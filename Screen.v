==> flow/design.v <==
`timescale 1ns / 1ns
module screenState(	clk,
							gs,
							go,
							X,
							Y,
							C,
							userInput,
							writeEn,
							MarX,
							MarY
							);
input clk, gs, userInput, go;
input [7:0] MarX;
input [6:0] MarY;
output [7:0] X;
output [6:0] Y;
output [2:0] C;
output writeEn;
wire 	[2:0] RAMtoOutput1, RAMtoOutput2, RAMtoOutput4;
wire [7:0] Yout, max_x, max_y;
wire [14:0]counterSS3; 
wire [6:0] counterSS5;
wire sEn, mEn, rstInCounter;
wire [3:0] plot_sig;
assign Y = Yout[6:0];
	ram19200x3 g1(	.address(counterSS3), 					 
						.clock(clk), 
						.data(3'b0), 
						.wren(1'b0), 
						.q(RAMtoOutput1)
						);
	ram19200x3_game_screen_final g2(	.address(counterSS3), 		 
												.clock(clk), 
												.data(3'b0), 
												.wren(1'b0), 
												.q(RAMtoOutput2)
												);
	ram81x3_Mario g4(	.address(counterSS5), 
							.clock(clk), 
							.data(3'b0), 
							.wren(1'b0),
							.q(RAMtoOutput4)
							);
	control ss1(.clk(clk),
					.gS(gs),
					.x_count(max_x),
					.y_count(max_y),
					.userInput(userInput),
					.resetInnerCounter(rstInCounter),
					.Screen_enable(sEn),
					.Mario_enable(mEn),
					.screen_count(counterSS3),
					.mario_count(counterSS5),
					.plot(plot_sig),
					.writeEn(writeEn),
					.go(go)
					);
	datapath ss2(.RAMtoOutput1(RAMtoOutput1),			 
					.RAMtoOutput2(RAMtoOutput2),			 
					.RAMtoOutput4(RAMtoOutput4),			 
					.resetInnerCounter(rstInCounter),						 
					.X_r(X),
					.Y_r(Yout),
					.C_r(C),
					.x_count(max_x),										 
					.y_count(max_y),										 
					.plot(plot_sig),
					.clk(clk),
					.marioX(MarX),
					.marioY(MarY)
					);
	Screen_counter ss3(	.clk(clk),
								.resetn(go),
								.Screen_enable(sEn),				 
								.screen_count(counterSS3)
								);
	Mario_counter ss4(.clk(clk),
							.resetn(go),
							.Mario_enable(mEn),					 
							.mario_count(counterSS5)
							);
endmodule
module control(gS,						 
					screen_count,			 
					mario_count,			 
					userInput,				 
					clk,						 
					x_count,
					y_count,
					resetInnerCounter,
					Screen_enable,
					Mario_enable,
					plot,
					writeEn,
					go
					);
input clk, gS, userInput, go;
input [14:0] screen_count;
input [6:0] mario_count;
output reg Screen_enable, Mario_enable, writeEn, resetInnerCounter;
output reg [7:0] x_count, y_count;
output reg [3:0] plot;
reg [3:0] current_state, next_state;
	localparam 	START_SCREEN_WAIT		= 4'd0,
					START_SCREEN			= 4'd1,
					START_SCREEN_DONE		= 4'd2,
				   GAME_SCREEN_WAIT		= 4'd3,
					GAME_SCREEN_DRAW		= 4'd4,
			      DRAW_MARIO_WAIT		= 4'd5,
					DRAW_MARIO				= 4'd6,
					userInput_WAIT			= 4'd7;
	localparam 	WINDOW_SZ_X 				= 8'd160,				
					WINDOW_SZ_Y					= 8'd120,
					WINDOW_PIX					= 15'd19200,
					MARIO_SZ						= 4'd9,
					MARIO_PIX					= 7'd81;
	always@(*)
	begin
		case(current_state)
				START_SCREEN_WAIT: 			begin
														if (go == 1'b1)  
															next_state = START_SCREEN;
														else 
															next_state = START_SCREEN_WAIT;
													end
				START_SCREEN: 					begin
														if (screen_count > WINDOW_PIX)
															next_state = START_SCREEN_DONE;
														else
															next_state = START_SCREEN;
													end
				START_SCREEN_DONE:			begin
														if (gS == 1'b1)
															next_state = GAME_SCREEN_WAIT;
														else 
															next_state = START_SCREEN_DONE;
													end
				GAME_SCREEN_WAIT:				begin
															next_state = GAME_SCREEN_DRAW;
													end
				GAME_SCREEN_DRAW: 			begin
														if (screen_count > WINDOW_PIX)
															next_state = DRAW_MARIO_WAIT;
														else
															next_state = GAME_SCREEN_DRAW;
													end
				DRAW_MARIO_WAIT:				begin
															next_state = DRAW_MARIO;
													end
				DRAW_MARIO: 					begin
														if (mario_count > MARIO_PIX)
															next_state = userInput_WAIT;
														else 
															next_state = DRAW_MARIO;
													end
				userInput_WAIT:				begin
														if (userInput == 1'b1)
															next_state = GAME_SCREEN_WAIT;
														else 
															next_state = userInput_WAIT;
													end	
				default: next_state = START_SCREEN_WAIT;
		endcase
	end
	always@(*)
	begin
		x_count = 8'b0;
		y_count = 8'b0;
		plot = 4'd0;
		Screen_enable = 1'b0;
		Mario_enable = 1'b0;
		writeEn = 1'b0;
		resetInnerCounter = 1'b0;
		case(current_state)
			START_SCREEN_WAIT: 				begin
														x_count = 8'd0;
														y_count = 8'd0;
														plot = 4'd0;			 
														Screen_enable = 1'b0;	 
														Mario_enable = 1'b0;
														writeEn = 1'b0;
														resetInnerCounter = 1'b1;
													end
			START_SCREEN: 						begin
														x_count = WINDOW_SZ_X;
														y_count = WINDOW_SZ_Y;
														plot = 4'd1;
														Screen_enable = 1'b1;
														Mario_enable = 1'b0;
														writeEn = 1'b1;
														resetInnerCounter = 1'b0;
													end
			START_SCREEN_DONE:				begin
														x_count = 8'd0;
															y_count = 8'd0;
														plot = 4'd0;
														Screen_enable = 1'b0;
														Mario_enable = 1'b0;
														writeEn = 1'b0;
														resetInnerCounter = 1'b1;
													end	
			GAME_SCREEN_WAIT:					begin
														x_count = 8'd0;
														y_count = 8'd0;
														plot = 4'd2;
														Screen_enable = 1'b1;
														Mario_enable = 1'b0;
														writeEn = 1'b0;
														resetInnerCounter = 1'b1;
													end
			GAME_SCREEN_DRAW:		 			begin
														x_count = WINDOW_SZ_X;
														y_count = WINDOW_SZ_Y;
														plot = 4'd2;
														Screen_enable = 1'b1;
														Mario_enable = 1'b0;
														writeEn = 1'b1;
														resetInnerCounter = 1'b0;
													end
			DRAW_MARIO_WAIT:					begin
														x_count = 8'd0;
														y_count = 8'd0;
														plot = 4'd4;
														Screen_enable = 1'b0;
														Mario_enable = 1'b1;
														writeEn = 1'b0;
														resetInnerCounter = 1'b1;
													end
			DRAW_MARIO: 						begin
														x_count = MARIO_SZ;
														y_count = MARIO_SZ;
														plot = 4'd4;
														Screen_enable = 1'b0;
														Mario_enable = 1'b1;
														writeEn = 1'b1;
														resetInnerCounter = 1'b0;
													end
			userInput_WAIT:					begin
														x_count = 8'd0;
														y_count = 8'd0;
														plot = 4'd0;
														Screen_enable = 1'b0;
														Mario_enable = 1'b0;
														writeEn = 1'b0;
														resetInnerCounter = 1'b1;
													end	
		endcase
	end
	always@(posedge clk)
	begin
		if (go == 1'b0)
			current_state <= START_SCREEN_WAIT;
		else
			current_state <= next_state;
	end
endmodule
module datapath (	RAMtoOutput1,
						RAMtoOutput2,
						RAMtoOutput4,
						resetInnerCounter,
						X_r,
						Y_r,
						C_r,
						x_count,
						y_count,
						plot,
						clk,
						marioX,
						marioY
						);
	input [2:0] RAMtoOutput1, RAMtoOutput2, RAMtoOutput4;
	input resetInnerCounter, clk;
	input [7:0] x_count, y_count;
	input [3:0] plot;
	input [7:0] marioX;
	input [6:0] marioY;
	wire [7:0] MarY;
	assign MarY = {1'b0, marioY};
	output reg [7:0] X_r, Y_r;
	output reg [2:0] C_r;
	reg [7:0] X, Y, X_mar, Y_mar, count_x, count_y;
	reg [2:0] C, C_mar;
	always@(posedge clk)
		begin
			if (resetInnerCounter == 1'b1)  
			begin
				X_r <= 8'b0;
				Y_r <= 8'b0;
				C_r <= 3'b0;
				X <= 8'b0;
				Y <= 8'b0;
				C <= 8'b0;
				X_mar <= 8'b0;
				Y_mar <= 8'b0;
				C_mar <= 3'b0;
			end
			else
			begin
				if (plot == 4'd1)
				begin
					X <= 8'b0;
					Y <= 8'b0;
					C <= RAMtoOutput1;
					X_r <= X;
					Y_r <= Y;
					C_r <= C;
				end
				else if (plot == 4'd2)
				begin
					X <= 8'b0;
					Y <= 8'b0;
					C <= RAMtoOutput2;
					X_r <= X;
					Y_r <= Y;
					C_r <= C;
				end
				else if (plot == 4'd4)
				begin
					X_mar <= marioX;
					Y_mar <= MarY;
					C_mar <= RAMtoOutput4;
					X_r <= X_mar;
					Y_r <= Y_mar;
					C_r <= C_mar;
				end
			end
			if (resetInnerCounter == 1'b0)
			begin
				if ((count_x == (x_count - 1'd1)) & (x_count > 8'd0))
				begin
					count_x <= 8'd0;
					count_y <= count_y + 1'b1;
				end
				else if (x_count >= 8'd0)  
				begin
					count_x <= count_x + 1'b1;
				end
				if ((count_y == (y_count - 1'b1)) & (count_x == (x_count - 1'b1)) 
					& (y_count > 8'd0))
				begin
					count_y <= 8'd0;
				end
			end
			else 
			begin
				count_x <= 8'd0;
				count_y <= 8'd0;
			end
			if (plot == 4'd4) begin
				X_r <= X_mar + count_x;
				Y_r <= Y_mar + count_y;
			end 
			else	begin
				X_r <= X + count_x;
				Y_r <= Y + count_y;
			end
		end	
endmodule
module Screen_counter(clk, resetn, Screen_enable, screen_count);
	input clk, resetn, Screen_enable;
	output reg [14:0] screen_count;
	always@(posedge clk)
	begin
		if (!resetn) begin
			screen_count <= 15'd0;
		end
		else begin 
			if (screen_count > 15'd19200) begin
				screen_count <= 15'd0;
			end
			else if (Screen_enable) begin
				screen_count <= screen_count + 1;
			end
			else 
				screen_count <= screen_count;
		end
	end
endmodule 
module Mario_counter(clk, resetn, Mario_enable, mario_count);
	input clk, resetn, Mario_enable;
	output reg [6:0] mario_count;
	always@(posedge clk)
	begin
		if (!resetn) begin
			mario_count <= 7'd0;
		end
		else if (mario_count > 7'd81) begin
			mario_count <= 7'd0;
		end
		else if (Mario_enable) begin
			mario_count <= mario_count + 1;
		end
		else 
			mario_count <= mario_count;
	end
endmodule 
Tool chain data of datapath. Tool output for the design above, in the order of the flow. Line numbers count from 1 in the design file above. Operators: Yosys type, input widths -> output width; for muxes data width and select width s. Library cell names are shortened. The mark n/a stands for no value.

Top module: datapath. Clock input: clk. Cell library: sky130hd. Timing corner: tt_025C_1v80.

After elaboration. Yosys after proc, flatten, opt, wreduce and memory -nomap, before mapping. Memory bits, and registers merged into a memory's read port (data or address), are not among the register bits. Print and check cells are not counted. Equal cells are merged and count once.

ROM bits: 0. The figure for input port bits is 46. For register bits after elaboration the number is 56. The entry for memory bits (writable) reads 0. The figure for word-level cells is 40. The figure for memory cells is 0. The entry for word width x clocked read ports reads 0. Latch bits: 0.

The figure for div/mod/pow operators is 0. Under shifts and indexed selects stands 0. For mux-type cells the number is 7. Eq/ne operators: 5. For add/sub/neg operators the number is 6. For reductions and logical operators the number is 5. The figure for multipliers is 0. Under bitwise operators stands 5. The figure for order comparisons is 3.

Operators by type and width (number): $add 8x1->8 const B (2); $sub 8x1->8 const B (2); $gt 8x1->1 const B (2); $eq 8x8->1 (2); $mux 8 (2); $mux 3 (5); $add 7x8->8 (1); $ge 8x1->1 const B (1); $add 8x8->8 (1); $reduce_or 2->1 (2); $eq 4x1->1 const B (1); $eq 4x2->1 const B (1); $eq 4x3->1 const B (1); $and 1x1->1 (3); $reduce_and 3->1 (1); $reduce_bool 3->1 (1); $not 1->1 (2); $reduce_bool 2->1 (1).

Depth. Depth = most cells in a row (Yosys ltp): at word level without a register or memory, in the mapped netlist without a sequential cell, where the memories' decode and read muxes count.

The entry for depth in word-level cells reads 5. ABC_AREA: 1. The entry for mapped depth reads 14. For gate-level depth less buffers the number is 14.

Mapped cells and area. Source: synth_stat.txt of the flow (Yosys; design flattened, memories mapped). It holds for the ABC_AREA given above (unset counts as 0); a run with the other value may have another netlist.

The entry for synthesis area reads 3424.5 µm². Mapped cells: 498. The figure for sequential area is 1121.1 µm². Buffer cells: 10. The entry for flip-flops reads 56.

Cell types (number): dfxtp_1 (56); nand2_1 (122); ha_1 (20); nor2_1 (64); inv_1 (56); xor2_1 (19); o21ai_0 (32); nand3_1 (30); a21oi_1 (25); nand4_1 (16); nor2_2 (8); xnor2_1 (5); fa_1 (2); a221oi_1 (3); o22ai_1 (4); clkbuf_1 (6); nand3b_1 (3); buf_2 (4).

Other cell types: 14; their cells: 23.

Timing after synthesis. OpenSTA on the mapped netlist: ideal clock, no wires. The path of least setup slack (recovery checks aside). Input and output delay are each 20% of the period. Register names are those of the netlist, which keeps one name where synthesis merged equal registers.

Path type: input-to-reg. Start: in x_count[0]. End: reg count_x[4]. The figure for library setup time is 0.119 ns. Driving pins on the path: 11. Under period stands 2.59 ns. For path slack the number is 0.789 ns. For arrival time the number is 1.681 ns. Path delay: 1.282 ns. For launch time at the first pin the number is 0.518 ns. The entry for period reached after synthesis reads 1.801 ns.

"path delay" = arrival - input delay + setup time. "driving pins on the path" counts driving pins, that of a launching flip-flop among them; a cell with two outputs on the path counts twice. "period reached after synthesis" = period - worst setup slack (recovery checks aside). The figure is calculated, with input and output delays left at 20% of the set period. Between the ends stands the longest chain of elaborated cells between them, by number of cells; it is not shown to be the way that was timed. Of several equally long chains one is given. A line is the first line of the expression or statement that the cell stems from. Yosys adds cells for indexed reads and writes and turns some case tables into memories. A register here has more assigning lines than the two given.

Cell sequence: inv_2 -> ha_1 -> inv_1 -> nand2_1 -> nand2_1 -> nor2_1 -> inv_1 -> nor2_4 -> nand3_4 -> nand2_8 -> nor3_2. For cells in the longest elaborated chain the number is 4. Elaborated cells between the ends (all ways): 6. Those cells by class: add/sub: 1; compare: 2; eq/ne: 1; logic: 1; reduce/logical: 1.

Ends and longest elaborated chain, post-synthesis: start, declared (RTL line 274) `input [7:0] x_count, y_count;`; $sub 8x1->8 (RTL line 330) `if ((count_x == (x_count - 1'd1)) & (x_count > 8'd0))`; $eq 8x8->1 (RTL line 330); $and 1x1->1 (RTL line 330); $reduce_or 2->1; end, assigned (RTL line 332) `count_x <= 8'd0;`; end, assigned (RTL line 337) `count_x <= count_x + 1'b1;`; end, declared (RTL line 282) `reg [7:0] X, Y, X_mar, Y_mar, count_x, count_y;`.

Worst path after layout. Path of least setup slack in the final report of flow run 2 (OpenROAD, finished layout, wires in). Where an end is a register, its clock arrival counts in the times.

Path type: input-to-reg. Start: in y_count[0]. End: reg count_y[0]. For arrival time the number is 2.83 ns. Under period stands 4.52 ns. For path slack the number is 1.87 ns. The figure for library setup time is 0.12 ns. Driving pins on the path: 14. For launch time at the first pin the number is 0.90 ns.

Between the ends stands the longest chain of elaborated cells between them, by number of cells; it is not shown to be the way that was timed. Of several equally long chains one is given. A register here has more assigning lines than the two given.

Cell sequence: clkdlybuf4s50_1 -> inv_1 -> ha_1 -> inv_1 -> nand2_1 -> nand2_1 -> nor2_1 -> nand3_1 -> nor2_1 -> nand2_1 -> nor2_1 -> nand2_1 -> nand2_1 -> a21oi_1. For cells in the longest elaborated chain the number is 5. Elaborated cells between the ends (all ways): 6. For RTL lines with such cells the number is 2. Those cells by class: add/sub: 1; compare: 1; eq/ne: 1; logic: 2; reduce/logical: 1.

Ends and longest elaborated chain, post-layout: start, declared (RTL line 274) `input [7:0] x_count, y_count;`; $sub 8x1->8 (RTL line 339) `if ((count_y == (y_count - 1'b1)) & (count_x == (x_count - 1'b1))`; $eq 8x8->1 (RTL line 339); $and 1x1->1 x2 (RTL line 339); $reduce_or 2->1; end, assigned (RTL line 333) `count_y <= count_y + 1'b1;`; end, assigned (RTL line 342) `count_y <= 8'd0;`; end, declared (RTL line 282) `reg [7:0] X, Y, X_mar, Y_mar, count_x, count_y;`.

==> results <==
Stored flow runs of datapath (2 of them; Yosys, OpenROAD, sky130hd). They differ in their settings and are not a sequence. Constraints: input delay and output delay 20% of the set period each, output load 0.01 pF. "worst setup path time" = time allowed to the worst setup path (clock period - input delay - output delay, where it has them) - its slack; a late launch clock adds to it, a late capture clock takes from it.

Flow run 1 has these settings: period_ns 3.25; CORE_UTILIZATION 65; PLACE_DENSITY_LB_ADDON 0.26; CELL_PAD_IN_SITES_GLOBAL_PLACEMENT 1; TNS_END_PERCENT 20; ABC_AREA 1; CAP_MARGIN 25; SLEW_MARGIN 10; CORE_MARGIN 2. Outcome: no final report: placement broke off with FLW-0024.

Flow run 2 has these settings: period_ns 4.52; CORE_UTILIZATION 63; PLACE_DENSITY 0.5; ABC_AREA 1; GPL_TIMING_DRIVEN 0; CTS_CLUSTER_DIAMETER 167; CAP_MARGIN 0; CORE_MARGIN 2; SLEW_MARGIN 20. The measured chip area in the Yosys report is 3424.5 µm². The full die area stands at 6041.2 µm². The post-layout utilization is 82.7%. The measured setup slack of the critical path is 1.870 ns. The sum of negative setup slack is 0.000 ns. The worst setup path time reads 1.75 ns. Critical path kind: input-to-reg.
